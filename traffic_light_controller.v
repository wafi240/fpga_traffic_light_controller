==> flow/design.v <==
module traffic_light_top(
    input         clk,           
    input  [15:0] sw,            
    input         btnC,          
    input         btnL,          
    input         btnR,          
    output [15:0] led,
    output [6:0]  seg,
    output [3:0]  an
);
    wire [2:0] ns_lights;
    wire [2:0] ew_lights;
    traffic_light_controller u_ctrl (
        .clk        (clk),
        .reset      (btnC),
        .enable_sw  (sw[0]),
        .mode_switch(sw[1]),
        .pause_btn  (btnL),
        .step_btn   (btnR),
        .ns_lights  (ns_lights),
        .ew_lights  (ew_lights),
        .seg        (seg),
        .an         (an)
    );
    assign led[2:0]    = ns_lights;   
    assign led[15:13]  = ew_lights;   
    assign led[12:3]   = 10'b0;       
endmodule
module traffic_light_controller(
    input  clk,                
    input  reset,              
    input  enable_sw,          
    input  mode_switch,        
    input  pause_btn,          
    input  step_btn,           
    output reg [2:0] ns_lights,  
    output reg [2:0] ew_lights,  
    output reg [6:0] seg,        
    output reg [3:0] an          
);
    localparam NS_GREEN_EW_RED  = 3'b000;
    localparam NS_YELLOW_EW_RED = 3'b001;
    localparam NS_RED_EW_GREEN  = 3'b010;
    localparam NS_RED_EW_YELLOW = 3'b011;
    localparam INITIAL_STATE    = 3'b100;
    localparam CLK_FREQ    = 100_000_000;
    localparam RED_TIME    = 5;
    localparam YELLOW_TIME = 1;
    localparam GREEN_TIME  = 5;
    reg  [2:0]  state, next_state;
    reg  [31:0] counter;           
    reg  [31:0] time_limit;        
    reg  [3:0]  display_count;     
    reg  [31:0] sec_div;
    wire        sec_tick = (sec_div == CLK_FREQ-1);
    reg pause_s1, pause_s2, pause_prev;
    reg step_s1,  step_s2,  step_prev;
    reg rst_s1,   rst_s2;
    wire pause_pressed =  pause_s2 && !pause_prev;
    wire step_pressed  =  step_s2  && !step_prev;
    reg paused;
    always @(posedge clk) begin
        pause_s1  <= pause_btn;
        pause_s2  <= pause_s1;
        pause_prev<= pause_s2;
        step_s1   <= step_btn;
        step_s2   <= step_s1;
        step_prev <= step_s2;
        rst_s1    <= reset;
        rst_s2    <= rst_s1;
    end
    always @(posedge clk or posedge rst_s2) begin
        if (rst_s2)
            paused <= 1'b0;
        else if (enable_sw && mode_switch && pause_pressed)
            paused <= ~paused;
    end
    always @(*) begin
        case (state)
            INITIAL_STATE: begin
                next_state = NS_GREEN_EW_RED;
                time_limit = (RED_TIME    + 1) * CLK_FREQ;
            end
            NS_GREEN_EW_RED: begin
                next_state = NS_YELLOW_EW_RED;
                time_limit = (GREEN_TIME  + 1) * CLK_FREQ;
            end
            NS_YELLOW_EW_RED: begin
                next_state = NS_RED_EW_GREEN;
                time_limit = (YELLOW_TIME + 1) * CLK_FREQ;
            end
            NS_RED_EW_GREEN: begin
                next_state = NS_RED_EW_YELLOW;
                time_limit = (GREEN_TIME  + 1) * CLK_FREQ;
            end
            NS_RED_EW_YELLOW: begin
                next_state = NS_GREEN_EW_RED;
                time_limit = (YELLOW_TIME + 1) * CLK_FREQ;
            end
            default: begin
                next_state = INITIAL_STATE;
                time_limit = (RED_TIME    + 1) * CLK_FREQ;
            end
        endcase
    end
    always @(posedge clk or posedge rst_s2) begin
        if (rst_s2) begin
            state         <= INITIAL_STATE;
            counter       <= 32'd0;
            display_count <= RED_TIME;  
            sec_div       <= 32'd0;
        end else if (!enable_sw) begin
            state         <= INITIAL_STATE;
            counter       <= 32'd0;
            display_count <= 4'd0;
            sec_div       <= 32'd0;
        end else if (mode_switch) begin
            if (!paused) begin
                if (sec_tick) sec_div <= 32'd0;
                else          sec_div <= sec_div + 1'b1;
                if (counter >= time_limit - 1) begin
                    state   <= next_state;
                    counter <= 32'd0;
                    sec_div <= 32'd0;
                    case (next_state)
                        NS_GREEN_EW_RED:   display_count <= GREEN_TIME;
                        NS_YELLOW_EW_RED:  display_count <= YELLOW_TIME;
                        NS_RED_EW_GREEN:   display_count <= GREEN_TIME;
                        NS_RED_EW_YELLOW:  display_count <= YELLOW_TIME;
                        default:           display_count <= RED_TIME;
                    endcase
                end else begin
                    counter <= counter + 1;
                    if (sec_tick && display_count != 0)
                        display_count <= display_count - 1'b1;
                end
            end
        end else begin
            sec_div <= 32'd0;
            counter <= 32'd0;
            if (step_pressed) begin
                state <= next_state;
                case (next_state)
                    NS_GREEN_EW_RED:   display_count <= GREEN_TIME;
                    NS_YELLOW_EW_RED:  display_count <= YELLOW_TIME;
                    NS_RED_EW_GREEN:   display_count <= GREEN_TIME;
                    NS_RED_EW_YELLOW:  display_count <= YELLOW_TIME;
                    default:           display_count <= RED_TIME;
                endcase
            end
        end
    end
    always @(*) begin
        if (!enable_sw) begin
            ns_lights = 3'b100;  
            ew_lights = 3'b100;
        end else begin
            case (state)
                INITIAL_STATE:     begin ns_lights = 3'b100; ew_lights = 3'b100; end
                NS_GREEN_EW_RED:   begin ns_lights = 3'b001; ew_lights = 3'b100; end
                NS_YELLOW_EW_RED:  begin ns_lights = 3'b010; ew_lights = 3'b100; end
                NS_RED_EW_GREEN:   begin ns_lights = 3'b100; ew_lights = 3'b001; end
                NS_RED_EW_YELLOW:  begin ns_lights = 3'b100; ew_lights = 3'b010; end
                default:           begin ns_lights = 3'b100; ew_lights = 3'b100; end
            endcase
        end
    end
    always @(*) begin
        an = 4'b1110;  
        if (enable_sw && mode_switch) begin
            case (display_count)
                4'd0: seg = 7'b1000000;   
                4'd1: seg = 7'b1111001;   
                4'd2: seg = 7'b0100100;   
                4'd3: seg = 7'b0110000;   
                4'd4: seg = 7'b0011001;   
                4'd5: seg = 7'b0010010;   
                4'd6: seg = 7'b0000010;   
                4'd7: seg = 7'b1111000;   
                4'd8: seg = 7'b0000000;   
                4'd9: seg = 7'b0010000;   
                default: seg = 7'b1111111;  
            endcase
        end else begin
            seg = 7'b1111111;  
        end
    end
endmodule
=== Tool chain data of traffic_light_top ===
Tool output for the design above, in the order of the flow.
Line numbers count from 1 in the design file above.
Operators: Yosys type, input widths -> output width; for muxes data width and select width s.
Not given: --

* Design top: traffic_light_top
* Clock port: clk
* Library: sky130hd
* Corner: tt_025C_1v80

=== After elaboration ===
Counts by Yosys on the flattened word-level netlist (proc, flatten, opt, wreduce; memories kept). Register bits leave out memories and registers merged into their read ports (data or address). Print and check cells are left out. Cells with the same type and inputs are merged into one.
Yosys's memory passes give these memory sizes; they may raise the number of words (mostly to a power of two), join words into wider ones and drop unused or constant bits.

* Output and inout bits: 27
* Elaborated cells: 73
* Bits of input ports: 20
* Memories: 1
* Flip-flop bits (word level): 80
* Memory bits (read-only): 112

{| class="wikitable"
|+ Memories
! name !! depth !! width !! rd ports !! wr ports !! RTL line !! text
|-
| (name not given) || 16 || 7 || 1 || 0 || 171 || <nowiki>case (display_count)</nowiki>
|}

* Equality and inequality tests: 11
* Order comparisons: 1
* Add/subtract/negate cells: 4
* Bitwise operators: 1
* Mux-type cells: 28
* Reduce/logical cells: 14

{| class="wikitable"
|+ Operators with widths
! operator !! count
|-
| $mux 32 || 9
|-
| $add 32x1->32 const B || 2
|-
| $eq 32x27->1 const B || 1
|-
| $ge 32x32->1 || 1
|-
| $sub 30x1->31 const B || 1
|-
| $mux 30 || 1
|-
| $mux 4 || 6
|-
| $mux 3 || 8
|-
| $pmux 3 s4 || 1
|-
| $pmux 3 s2 || 2
|-
| $eq 3x2->1 const B || 3
|-
| $mux 7 || 1
|-
| $reduce_or 2->1 || 3
|-
| $eq 3x1->1 const B || 2
|-
| $reduce_and 3->1 || 2
|-
| $logic_and 1x1->1 || 5
|-
| $sub 4x1->4 const B || 1
|-
| $ne 4x2->1 const B || 1
|-
| $reduce_bool 4->1 || 1
|-
| $ne 3x1->1 const B || 1
|-
| $ne 3x2->1 const B || 1
|-
| $eq 3x3->1 const B || 1
|-
| $ne 3x3->1 const B || 1
|-
| $logic_not 3->1 || 1
|-
| $logic_not 1->1 || 2
|-
| $not 1->1 || 1
|}

=== Depth ===
Yosys ltp: most cells in a row. Word level: on the elaborated netlist, between registers, memories and ports. Mapped: between sequential cells and ports; inverters and the memories' decode and read muxes count.

* Depth after elaboration: 10
* ABC_AREA: 1
* Gate-level depth with buffers: 16
* Mapped depth without buffers: 16

=== After synthesis ===
Source: synth_stat.txt of the flow (Yosys; design flattened, memories mapped). It holds for the ABC_AREA given above (unset counts as 0); a run with the other value may have another netlist.
Totals and module areas in this step are rounded.

* Area of sequential cells: 2,020 um2
* Standard cells after synthesis: 764
* Cell area after synthesis: 5,370 um2
* Flip-flop cells: 82
* Buffers: 26

{| class="wikitable"
|+ Cells by type
! cell type !! count !! area in all (um2)
|-
| sky130_fd_sc_hd__dfrtp_1 || 71 || 1.78E+03
|-
| sky130_fd_sc_hd__nand2_1 || 219 || 822.038
|-
| sky130_fd_sc_hd__inv_1 || 97 || 364.099
|-
| sky130_fd_sc_hd__nor2_1 || 85 || 319.056
|-
| sky130_fd_sc_hd__xor2_1 || 30 || 262.752
|-
| sky130_fd_sc_hd__nand3_1 || 42 || 210.202
|-
| sky130_fd_sc_hd__o21ai_0 || 42 || 210.202
|-
| sky130_fd_sc_hd__nand4_1 || 27 || 168.912
|-
| sky130_fd_sc_hd__ha_1 || 13 || 162.656
|-
| sky130_fd_sc_hd__dfxtp_1 || 8 || 160.154
|-
| sky130_fd_sc_hd__nor3_1 || 25 || 125.12
|-
| sky130_fd_sc_hd__buf_4 || 16 || 120.115
|-
| sky130_fd_sc_hd__o21ai_2 || 10 || 87.584
|-
| sky130_fd_sc_hd__dfstp_2 || 3 || 78.826
|-
| sky130_fd_sc_hd__o22ai_1 || 12 || 75.072
|-
| sky130_fd_sc_hd__xnor2_1 || 6 || 52.55
|-
| sky130_fd_sc_hd__a21oi_1 || 7 || 35.034
|-
| sky130_fd_sc_hd__nor2_2 || 5 || 31.28
|}

Other cell types: 22; their cells: 46.

=== Worst setup path after synthesis ===
Source: OpenSTA report_checks on the synthesized netlist (no wires, ideal clock, input and output delay 20% of the period each), path of least setup slack; recovery checks are left aside. Register names are those of the netlist, which keeps one name where synthesis merged equal registers.

* Kind: input-to-output
* Start point: input sw[0]
* End point: output seg[6]
* Driving pins on the path: 6
* External output delay: 0.786 ns
* Data arrival time: 1.726 ns
* Path buffers: 1
* Period: 3.93 ns
* Path delay: 0.940 ns
* Input delay: 0.786 ns
* Path slack: 1.418 ns
* Time at the first pin: 0.786 ns
* Data required time: 3.144 ns
* Synthesis period reached: 2.512 ns

"path delay" = arrival - input delay + setup time.
At an output port there is no setup time.
"driving pins on the path": output pins that drive a net of the path, with the launching flip-flop's if there is one; two outputs of one cell count as two.
"synthesis period reached" is the clock period less the worst setup slack; recovery checks do not enter. This is arithmetic on one report: input and output delays are still those of the set period (20% each).
Between the ends stands the longest chain of elaborated cells between them, by number of cells; it is not shown to be the way that was timed. Of several equally long chains one is given.
A line is the first line of the expression or statement that the cell stems from. Yosys adds cells for indexed reads and writes and turns some case tables into memories.

* Path through: sky130_fd_sc_hd__buf_2 -> sky130_fd_sc_hd__nand2_1 -> sky130_fd_sc_hd__a21oi_1 -> sky130_fd_sc_hd__inv_1 -> sky130_fd_sc_hd__a31oi_1 -> sky130_fd_sc_hd__o21ai_0
* Cells in the longest elaborated chain: 2
* Elaborated cells between the ends (all ways): 2
* Those cells by class: mux: 1; reduce/logical: 1

{| class="wikitable"
|+ RTL lines, path after synthesis
! element !! RTL line !! text
|-
| start, declared || 3 || <nowiki>input  [15:0] sw,</nowiki>
|-
| $logic_and 1x1->1 || 170 || <nowiki>if (enable_sw && mode_switch) begin</nowiki>
|-
| $mux 7 || 170 ||
|-
| end, declared || 8 || <nowiki>output [6:0]  seg,</nowiki>
|}

=== Worst path after layout ===
From the final timing report of run A: the path of least setup slack in the routed layout; clock arrival at registers is part of the times.

* Kind: reg-to-output
* Start point: register u_ctrl.display_count[0]
* End point: output seg[4]
* Data required time: 2.39 ns
* Data arrival time: 2.22 ns
* Path buffers: 1
* Time at the first pin: 0.35 ns
* Driving pins on the path: 6
* External output delay: 0.60 ns
* Path slack: 0.17 ns
* Period: 2.99 ns

Between the ends stands the longest chain of elaborated cells between them, by number of cells; it is not shown to be the way that was timed. Of several equally long chains one is given.
The chain passes a memory read, where the word-level depth is cut; so it can be longer than that depth.
At most two assigning lines are given for a register; there are more.

* Path through: sky130_fd_sc_hd__dfstp_2 -> sky130_fd_sc_hd__inv_1 -> sky130_fd_sc_hd__ha_1 -> sky130_fd_sc_hd__ha_1 -> sky130_fd_sc_hd__o211ai_1 -> sky130_fd_sc_hd__clkdlybuf4s50_1
* Cells in the longest elaborated chain: 2
* Elaborated cells between the ends (all ways): 2
* Source lines of those cells: 2
* Those cells by class: mux: 1; memory: 1

{| class="wikitable"
|+ RTL lines, path post-layout
! element !! RTL line !! text
|-
| start, declared || 53 || <nowiki>reg  [3:0]  display_count;</nowiki>
|-
| start, assigned || 110 || <nowiki>display_count <= RED_TIME;</nowiki>
|-
| start, assigned || 135 || <nowiki>display_count <= display_count - 1'b1;</nowiki>
|-
| $mem_v2 16x7 || 171 || <nowiki>case (display_count)</nowiki>
|-
| $mux 7 || 170 || <nowiki>if (enable_sw && mode_switch) begin</nowiki>
|-
| end, declared || 8 || <nowiki>output [6:0]  seg,</nowiki>
|}

--- measured runs ---
Below are 2 stored runs of the flow (Yosys, OpenROAD; platform sky130hd) on traffic_light_top, each with its settings and what was measured, unordered. Constraints: input delay and output delay 20% of the set period each, output load 0.01 pF.
"achieved clock period" is the run's clock period less its worst setup slack. It is reckoned from that one timing run; input and output delays stay at 20% of the period that was set.
"worst setup path time" is the time allowed to the run's worst setup path (the clock period less input and output delay, where it has them) less its slack. Clock arrival times count: a late capture clock shortens it, a late launch clock lengthens it.
By "power" is meant OpenSTA's value without simulated activity: inputs other than the clock are taken to toggle once in ten clock periods, and the tool carries that through the logic.
The measured numbers are rounded.

Run A
==> flow/run.sh <==
#!/bin/bash
# the make line also repeats the synthesis and layout settings of config.mk as NAME=value (left out here)
make -C /OpenROAD-flow-scripts/flow DESIGN_CONFIG=/design/flow/config.mk WORK_HOME=/design/flow/orfs CLKGATE_MAP_FILE= finish
==> flow/config.mk <==
export PLATFORM = sky130hd
export DESIGN_NAME = traffic_light_top
export DESIGN_NICKNAME = traffic_light_top
export VERILOG_FILES = /design/flow/design.v
export SDC_FILE = /design/flow/constraint.sdc
export NUM_CORES = 4
export LEC_CHECK = 0
export ABC_AREA = 1
export CAP_MARGIN = 20
export CORE_MARGIN = 2
export CORE_UTILIZATION = 62
export CTS_CLUSTER_DIAMETER = 257
export MAX_ROUTING_LAYER = met4
export SLEW_MARGIN = 35
export TNS_END_PERCENT = 20
==> flow/constraint.sdc <==
create_clock -name core_clock -period 2.99 [get_ports {clk}]
set_input_delay 0.5980 -clock core_clock [delete_from_list [all_inputs] [get_ports {clk}]]
set_output_delay 0.5980 -clock core_clock [all_outputs]
set_load 0.01 [all_outputs]

==> results of run A <==
chip area after synthesis (Yosys): 5,370 um2
die area: 9,420 um2
standard-cell area of the final layout: 5,840 um2
utilization: 0.703
worst setup slack after layout: 0.171 ns
total negative slack: 0.000 ns
worst hold slack: 0.326 ns
power: 2.43 mW
achieved clock period: 2.819 ns
worst setup path time: 2.22 ns
worst setup path kind: reg-to-output

Run B
==> flow/run.sh <==
#!/bin/bash
# the make line also repeats the synthesis and layout settings of config.mk as NAME=value (left out here)
make -C /OpenROAD-flow-scripts/flow DESIGN_CONFIG=/design/flow/config.mk WORK_HOME=/design/flow/orfs CLKGATE_MAP_FILE= finish
==> flow/config.mk <==
export PLATFORM = sky130hd
export DESIGN_NAME = traffic_light_top
export DESIGN_NICKNAME = traffic_light_top
export VERILOG_FILES = /design/flow/design.v
export SDC_FILE = /design/flow/constraint.sdc
export NUM_CORES = 4
export LEC_CHECK = 0
export CAP_MARGIN = 20
export CORE_MARGIN = 5
export CORE_UTILIZATION = 20
export CTS_CLUSTER_DIAMETER = 180
export MIN_ROUTING_LAYER = met2
export PLACE_DENSITY = 0.57
export SETUP_SLACK_MARGIN = 0.69
export SLEW_MARGIN = 20
export TNS_END_PERCENT = 75
==> flow/constraint.sdc <==
create_clock -name core_clock -period 4.62 [get_ports {clk}]
set_input_delay 0.9240 -clock core_clock [delete_from_list [all_inputs] [get_ports {clk}]]
set_output_delay 0.9240 -clock core_clock [all_outputs]
set_load 0.01 [all_outputs]

==> results of run B <==
chip area after synthesis (Yosys): 4,760 um2
die area: 27,000 um2
standard-cell area of the final layout: 5,530 um2
utilization: 0.236
worst setup slack after layout: 0.888 ns
total negative slack: 0.000 ns
worst hold slack: 0.327 ns
power: 1.76 mW
achieved clock period: 3.732 ns
worst setup path time: 1.88 ns
worst setup path kind: input-to-output
--- end ---
